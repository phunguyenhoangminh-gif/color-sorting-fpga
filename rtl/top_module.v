==> flow/design.v <==
`timescale 1ns / 1ps
module sorting_system(
    input wire clk,              
    input wire rst_n,            
    input wire btn_manual_1,     
    input wire btn_manual_2,     
    input wire sensor_out,      
    output wire s0, s1,         
    output wire s2, s3,         
    output wire led_r, led_g, led_b,
    input wire ir_sensor,        
    output wire servo_pwm_1,     
    output wire servo_pwm_2,     
    output wire led_ir_status    
);
    wire [1:0] detected_color;  
    tcs3200_core_v3 color_sensor_inst (
        .clk(clk), .rst_n(rst_n),
        .sensor_out(sensor_out),
        .s0(s0), .s1(s1), .s2(s2), .s3(s3),
        .color_id(detected_color),
        .led_r(led_r), .led_g(led_g), .led_b(led_b)
    );
    reg ir_s1, ir_s2;
    wire ir_edge;
    always @(posedge clk) begin
        ir_s1 <= ir_sensor; 
        ir_s2 <= ir_s1; 
    end
    assign ir_edge = (ir_s2 == 1'b1 && ir_s1 == 1'b0);
    assign led_ir_status = ~ir_s2;  
    reg trig_1, trig_2;
    always @(posedge clk) begin
        if (rst_n) begin
            trig_1 <= 0;
            trig_2 <= 0;
        end else begin
            trig_1 <= 0;
            trig_2 <= 0;
            if (ir_edge) begin
                if (detected_color == 2'd1) trig_1 <= 1;
                else if (detected_color == 2'd2) trig_2 <= 1;
            end
        end
    end
    servo_core #(
        .START_DELAY(262500000),           
        .HOLD_TIME(30000000)      
    ) servo_1_inst (
        .clk(clk), .rst_n(rst_n),
        .activate(trig_1 | btn_manual_1),
        .pwm_out(servo_pwm_1)
    );
    servo_core #(
        .START_DELAY(500000000),   
        .HOLD_TIME(30000000)      
    ) servo_2_inst (
        .clk(clk), .rst_n(rst_n),
        .activate(trig_2 | btn_manual_2),
        .pwm_out(servo_pwm_2)
    );
endmodule
module tcs3200_core_v3(
    input clk, rst_n, sensor_out,
    output wire s0, s1, 
    output reg s2, s3,
    output reg [1:0] color_id, 
    output reg led_r, led_g, led_b
);
    assign s0 = 1; assign s1 = 1;  
    parameter SAMPLE_TIME = 12500000;  
    localparam RED=0, BLUE=1, GREEN=2;
    reg [1:0] state = RED;
    reg [31:0] timer = 0, counter = 0;
    reg [31:0] r_val, g_val, b_val;
    reg s_in_d, s_in_d2;
    wire s_edge = s_in_d & ~s_in_d2;
    always @(posedge clk) begin s_in_d <= sensor_out; s_in_d2 <= s_in_d; end
    always @(posedge clk) begin
        if (rst_n) begin
            state <= RED; timer <= 0; counter <= 0;
            color_id <= 0; led_r<=0; led_g<=0; led_b<=0;
        end else begin
            if (timer < SAMPLE_TIME) begin 
                timer <= timer + 1;
                if (s_edge) counter <= counter + 1;
            end else begin
                timer <= 0; counter <= 0;
                case(state)
                    RED: begin r_val <= counter; state <= BLUE; s2<=0; s3<=1; end
                    BLUE: begin b_val <= counter; state <= GREEN; s2<=1; s3<=1; end
                    GREEN: begin 
                        g_val <= counter; state <= RED; s2<=0; s3<=0;
                        if ((r_val + g_val + b_val) > 1000) begin
                            if(r_val > g_val && r_val > b_val) begin
                                color_id <= 1; led_r<=1; led_g<=0; led_b<=0;
                            end else if(g_val > r_val && g_val > b_val) begin
                                color_id <= 2; led_r<=0; led_g<=1; led_b<=0;
                            end else if(b_val > r_val && b_val > g_val) begin
                                color_id <= 3; led_r<=0; led_g<=0; led_b<=1;
                            end
                        end else begin
                             led_r<=0; led_g<=0; led_b<=0;
                        end
                    end
                endcase
            end
        end
    end
endmodule
module servo_core #(
    parameter START_DELAY = 0,       
    parameter HOLD_TIME = 125000000  
)(
    input clk, rst_n, activate,
    output reg pwm_out
);
    parameter MIN_PULSE = 62500;      
    parameter TARGET_PULSE = 145833;  
    reg [31:0] cnt = 0;
    reg [31:0] duty = 62500;
    localparam IDLE=0, WAIT_DELAY=1, MOVE=2, HOLD=3, RETURN=4;
    reg [2:0] state = IDLE;
    reg [31:0] general_timer = 0;  
    always @(posedge clk) begin
        if (rst_n) begin
            state <= IDLE; duty <= MIN_PULSE; general_timer <= 0;
        end else begin
            if (cnt < 2500000) cnt <= cnt + 1; else cnt <= 0;
            pwm_out <= (cnt < duty) ? 1 : 0;
            case(state)
                IDLE: begin
                    duty <= MIN_PULSE; 
                    general_timer <= 0;
                    if (activate) begin
                        if (START_DELAY > 0) state <= WAIT_DELAY;  
                        else state <= MOVE;                        
                    end
                end
                WAIT_DELAY: begin
                    if (general_timer < START_DELAY) begin
                        general_timer <= general_timer + 1;
                    end else begin
                        general_timer <= 0;  
                        state <= MOVE;
                    end
                end
                MOVE: begin
                    if (duty < TARGET_PULSE) duty <= duty + 250; 
                    else begin 
                        duty <= TARGET_PULSE; 
                        general_timer <= 0;  
                        state <= HOLD; 
                    end
                end
                HOLD: begin
                    if (general_timer < HOLD_TIME) general_timer <= general_timer + 1;
                    else state <= RETURN;
                end
                RETURN: begin
                    if (duty > MIN_PULSE) duty <= duty - 250;
                    else state <= IDLE;
                end
            endcase
        end
    end
endmodule
### From RTL to reports: sorting_system

The steps from the RTL of sorting_system to its reports follow in flow order.
Lines are those of the file above, counted from 1.
Operators carry their Yosys type and port widths (W data, S select, Z words).
The mark - stands for no value.

| set-up | value |
|---|---|
| top | sorting_system |
| clock input | clk |
| cell library | sky130hd |
| timing corner | tt_025C_1v80 |

### Word-level counts

Source: Yosys, flattened and elaborated, memories not mapped. Widths are those after wreduce. Registers that Yosys merges into a memory's read port (data or address) are not register bits. Print and check cells do not count. Equal cells are merged and count once.

| storage and ports | value |
|---|---|
| register bits after elaboration | 375 |
| latch bits | 0 |
| RAM bits | 0 |
| ROM bits | 0 |
| clocked read ports x word width | 0 |
| memories kept | 0 |
| input bits | 6 |
| elaborated cells | 179 |

| cells by class | value |
|---|---|
| add/subtract/negate cells | 12 |
| multiply operators | 0 |
| div/mod/pow operators | 0 |
| order comparisons | 20 |
| equal/unequal tests | 27 |
| shifts and indexed selects | 0 |
| multiplexer cells | 47 |
| bitwise operators | 9 |
| reductions and logical operators | 36 |

Operator list:

| operator | count |
|---|---|
| $mux W32 | 10 |
| $pmux W32 S4 | 2 |
| $add A32 B1 Y32 const B | 6 |
| $gt A32 B32 Y1 | 6 |
| $pmux W32 S3 | 2 |
| $gt A32 B16 Y1 const B | 2 |
| $lt A32 B18 Y1 const B | 2 |
| $lt A32 B22 Y1 const B | 2 |
| $lt A32 B25 Y1 const B | 2 |
| $add A32 B32 Y32 | 2 |
| $lt A32 B32 Y1 | 2 |
| $add A32 B8 Y32 const B | 2 |
| $sub A32 B8 Y32 const B | 2 |
| $gt A32 B10 Y1 const B | 1 |
| $lt A32 B24 Y1 const B | 1 |
| $lt A32 B28 Y1 const B | 1 |
| $lt A32 B29 Y1 const B | 1 |
| $mux W3 | 10 |
| $pmux W3 S5 | 2 |
| $reduce_and A3 Y1 | 8 |
| $ne A2 B2 Y1 const B | 10 |
| $mux W1 | 15 |
| $eq A3 B2 Y1 const B | 4 |
| $reduce_bool A3 Y1 | 4 |
| $reduce_and A6 Y1 | 2 |
| $reduce_bool A5 Y1 | 2 |
| $ne A2 B1 Y1 const B | 4 |
| $reduce_or A2 Y1 | 4 |

Not listed: further kinds 19, cells in them 40.

### Depth

Longest topological path by Yosys (ltp), each cell counted once; first at word level (registers and memories cut), then after technology mapping (sequential cells cut; the memories' decode and read muxes count).

| logic depth | value |
|---|---|
| word-level depth | 6 |
| ABC_AREA | 0 |
| mapped depth | 15 |

### Mapped cells and area

Source: synth_stat.txt of the flow (Yosys; design flattened, memories mapped). It holds for the ABC_AREA given above (unset counts as 0); a run with the other value may have another netlist.

Cells by type:

| cell | count |
|---|---|
| sky130_fd_sc_hd__edfxtp_1 | 164 |
| sky130_fd_sc_hd__dfxtp_1 | 211 |
| sky130_fd_sc_hd__ha_1 | 202 |
| sky130_fd_sc_hd__nor2_1 | 299 |
| sky130_fd_sc_hd__xor2_1 | 104 |
| sky130_fd_sc_hd__a21oi_1 | 147 |
| sky130_fd_sc_hd__fa_1 | 32 |
| sky130_fd_sc_hd__nand2_1 | 167 |
| sky130_fd_sc_hd__inv_1 | 150 |
| sky130_fd_sc_hd__nand4_1 | 90 |
| sky130_fd_sc_hd__o21ai_0 | 106 |
| sky130_fd_sc_hd__xnor2_1 | 55 |
| sky130_fd_sc_hd__nand3_1 | 96 |
| sky130_fd_sc_hd__a21o_1 | 59 |
| sky130_fd_sc_hd__nor3_1 | 59 |
| sky130_fd_sc_hd__clkbuf_1 | 76 |
| sky130_fd_sc_hd__and3_1 | 42 |
| sky130_fd_sc_hd__a211oi_1 | 26 |

Not listed: further types 68, cells in them 418.

| synthesis totals | value |
|---|---|
| cell count | 2503 |
| cell area after synthesis | 23125.9 um^2 |
| mapped flip-flops | 375 |
| buffers | 91 |

By module: a second synthesis without flattening, with its own total; a netlist apart from the flattened one above.

| second synthesis, totals | value |
|---|---|
| cells (unflattened synthesis) | 2682 |
| area total of the unflattened synthesis | 24307.1 um^2 |

Each row is one instance without its submodules.

By module:

| module | times used | cells | area (um^2) | seq. area (um^2) |
|---|---|---|---|---|
| tcs3200_core_v3 | 1 | 1111 | 11304.6 | 4404.2 |
| servo_core | 1 | 817 | 6610.1 | 2332.2 |
| servo_core | 1 | 744 | 6262.3 | 2332.2 |
| sorting_system | 1 | 10 | 130.1 | 80.1 |

### Worst setup path after synthesis

OpenSTA on the mapped netlist: ideal clock, no wires. The path of least setup slack (recovery checks aside). Input and output delay are each 20% of the period. Register names are those of the netlist, which keeps one name where synthesis merged equal registers.

| timing path post-synthesis | value |
|---|---|
| path type | input port to flip-flop |
| start | input rst_n |
| end | register servo_1_inst.duty[12] |
| period | 4.79 ns |
| external input delay | 0.958 ns |
| library setup time | 0.267 ns |
| launch time at the first pin | 0.958 ns |
| data arrival time | 3.784 ns |
| slack | 0.739 ns |
| delay of the path | 3.093 ns |
| stages | 5 |
| buffers on the path | 3 |
| synthesis period reached | 4.051 ns |

"delay of the path" is the arrival time less input delay plus setup time.
"stages" counts driving pins, that of a launching flip-flop among them; a cell with two outputs on the path counts twice.
"synthesis period reached" is the clock period less the worst setup slack; recovery checks do not enter. This is arithmetic on one report: input and output delays are still those of the set period (20% each).
A register here has more assigning lines than the two given.

| between the ends, post-synthesis | value |
|---|---|
| cells stage by stage | sky130_fd_sc_hd__clkbuf_1 sky130_fd_sc_hd__inv_1 sky130_fd_sc_hd__clkbuf_1 sky130_fd_sc_hd__clkbuf_1 sky130_fd_sc_hd__o221ai_1 |
| cells in the longest elaborated chain | 0 |

RTL lines, path post-synthesis:

| element | line | text |
|---|---|---|
| start: declaration | 4 | `input wire rst_n,` |
| end: assignment | 149 |  |
| end: assignment | 161 | `if (duty > MIN_PULSE) duty <= duty - 250;` |
| end: declaration | 121 | `reg [31:0] duty = 62500;` |

### Path in the finished layout

From the final timing report of job 1: the path of least setup slack in the routed layout; clock arrival at registers is part of the times.

| timing path post-layout | value |
|---|---|
| path type | flip-flop to flip-flop |
| start | register color_sensor_inst.g_val[1] |
| end | register color_sensor_inst.led_r |
| period | 5.44 ns |
| library setup time | 0.12 ns |
| launch time at the first pin | 0.55 ns |
| data arrival time | 5.18 ns |
| slack | 0.69 ns |
| stages | 14 |
| buffers on the path | 0 |

Between the ends stands the longest chain of elaborated cells between them, by number of cells; it is not shown to be the way that was timed. Of several equally long chains one is given.
A line is the first line of the expression or statement that the cell stems from. Yosys adds cells for indexed reads and writes and turns some case tables into memories.
A register here has more assigning lines than the two given.

| between the ends, post-layout | value |
|---|---|
| cells stage by stage | sky130_fd_sc_hd__edfxtp_1 sky130_fd_sc_hd__fa_1 sky130_fd_sc_hd__ha_1 sky130_fd_sc_hd__fa_1 sky130_fd_sc_hd__a21o_1 sky130_fd_sc_hd__a221oi_4 sky130_fd_sc_hd__o221ai_1 sky130_fd_sc_hd__a211oi_1 sky130_fd_sc_hd__o31ai_1 sky130_fd_sc_hd__xnor2_1 sky130_fd_sc_hd__or4_1 sky130_fd_sc_hd__nor4_4 sky130_fd_sc_hd__or4_1 sky130_fd_sc_hd__o211ai_1 |
| cells in the longest elaborated chain | 6 |

RTL lines, path post-layout:

| element | line | text |
|---|---|---|
| start: declaration | 75 | `reg [31:0] r_val, g_val, b_val;` |
| start: assignment | 93 | `g_val <= counter; state <= RED; s2<=0; s3<=0;` |
| $gt A32 B32 Y1 | 99 | `end else if(b_val > r_val && b_val > g_val) begin` |
| $logic_and A1 B1 Y1 | 99 |  |
| $mux W1 | 99 |  |
| $mux W1 | 97 | `end else if(g_val > r_val && g_val > b_val) begin` |
| $mux W1 | 95 | `if(r_val > g_val && r_val > b_val) begin` |
| $mux W1 | 94 | `if ((r_val + g_val + b_val) > 1000) begin` |
| end: assignment | 96 | `color_id <= 1; led_r<=1; led_g<=0; led_b<=0;` |
| end: assignment | 98 | `color_id <= 2; led_r<=0; led_g<=1; led_b<=0;` |
| end: declaration | 68 | `output reg led_r, led_g, led_b` |

Appendix: measured runs

Record of 2 stored runs of the RTL-to-layout flow on sorting_system, platform sky130hd. The runs are unordered. Constraints: input delay and output delay 20% of the set period each, output load 0.01 pF.
"reached clock period" is the run's clock period less its worst setup slack. It is reckoned from that one timing run; input and output delays stay at 20% of the period that was set.
"worst setup path time" means the part of the period allowed to the worst setup path (the constraints hold back 20% at inputs and 20% at outputs) less its slack; where the path has registers, the arrival times of their clocks count too.

#### Job 1

| setting | value |
|---|---|
| period_ns | `5.44` |
| CORE_UTILIZATION | `40` |
| PLACE_DENSITY_LB_ADDON | `0.13` |
| CORE_MARGIN | `5` |
| ABC_AREA | `0` |
| GPL_TIMING_DRIVEN | `0` |
| GPL_ROUTABILITY_DRIVEN | `1` |
| CTS_CLUSTER_SIZE | `19` |
| CTS_CLUSTER_DIAMETER | `239` |
| CAP_MARGIN | `0` |
| MAX_ROUTING_LAYER | `met4` |
| SLEW_MARGIN | `20` |

| result | value |
|---|---|
| chip area in the Yosys report | 23125.9 um^2 |
| utilization of the finished layout | 0.436 |
| worst setup path time | 4.75 ns |
| class of the worst setup path | flip-flop to flip-flop |
| worst hold slack in the final report | 0.352 ns |
| die area | 62722.7 um^2 |
| worst setup slack after layout | 0.688 ns |
| reached clock period | 4.752 ns |

#### Job 2

| setting | value |
|---|---|
| period_ns | `2.42` |
| CORE_UTILIZATION | `31` |
| PLACE_DENSITY_LB_ADDON | `0.04` |
| HOLD_SLACK_MARGIN | `0.16` |
| CORE_ASPECT_RATIO | `0.57` |
| CELL_PAD_IN_SITES_GLOBAL_PLACEMENT | `0` |
| MAX_ROUTING_LAYER | `met4` |
| CAP_MARGIN | `20` |
| CORE_MARGIN | `2` |
| SLEW_MARGIN | `20` |

| result | value |
|---|---|
| chip area in the Yosys report | 23125.9 um^2 |
| utilization of the finished layout | 0.456 |
| worst setup path time | 3.98 ns |
| class of the worst setup path | flip-flop to flip-flop |
| worst hold slack in the final report | 0.322 ns |
| die area | 76888.5 um^2 |
| worst setup slack after layout | -1.565 ns |
| reached clock period | 3.985 ns |
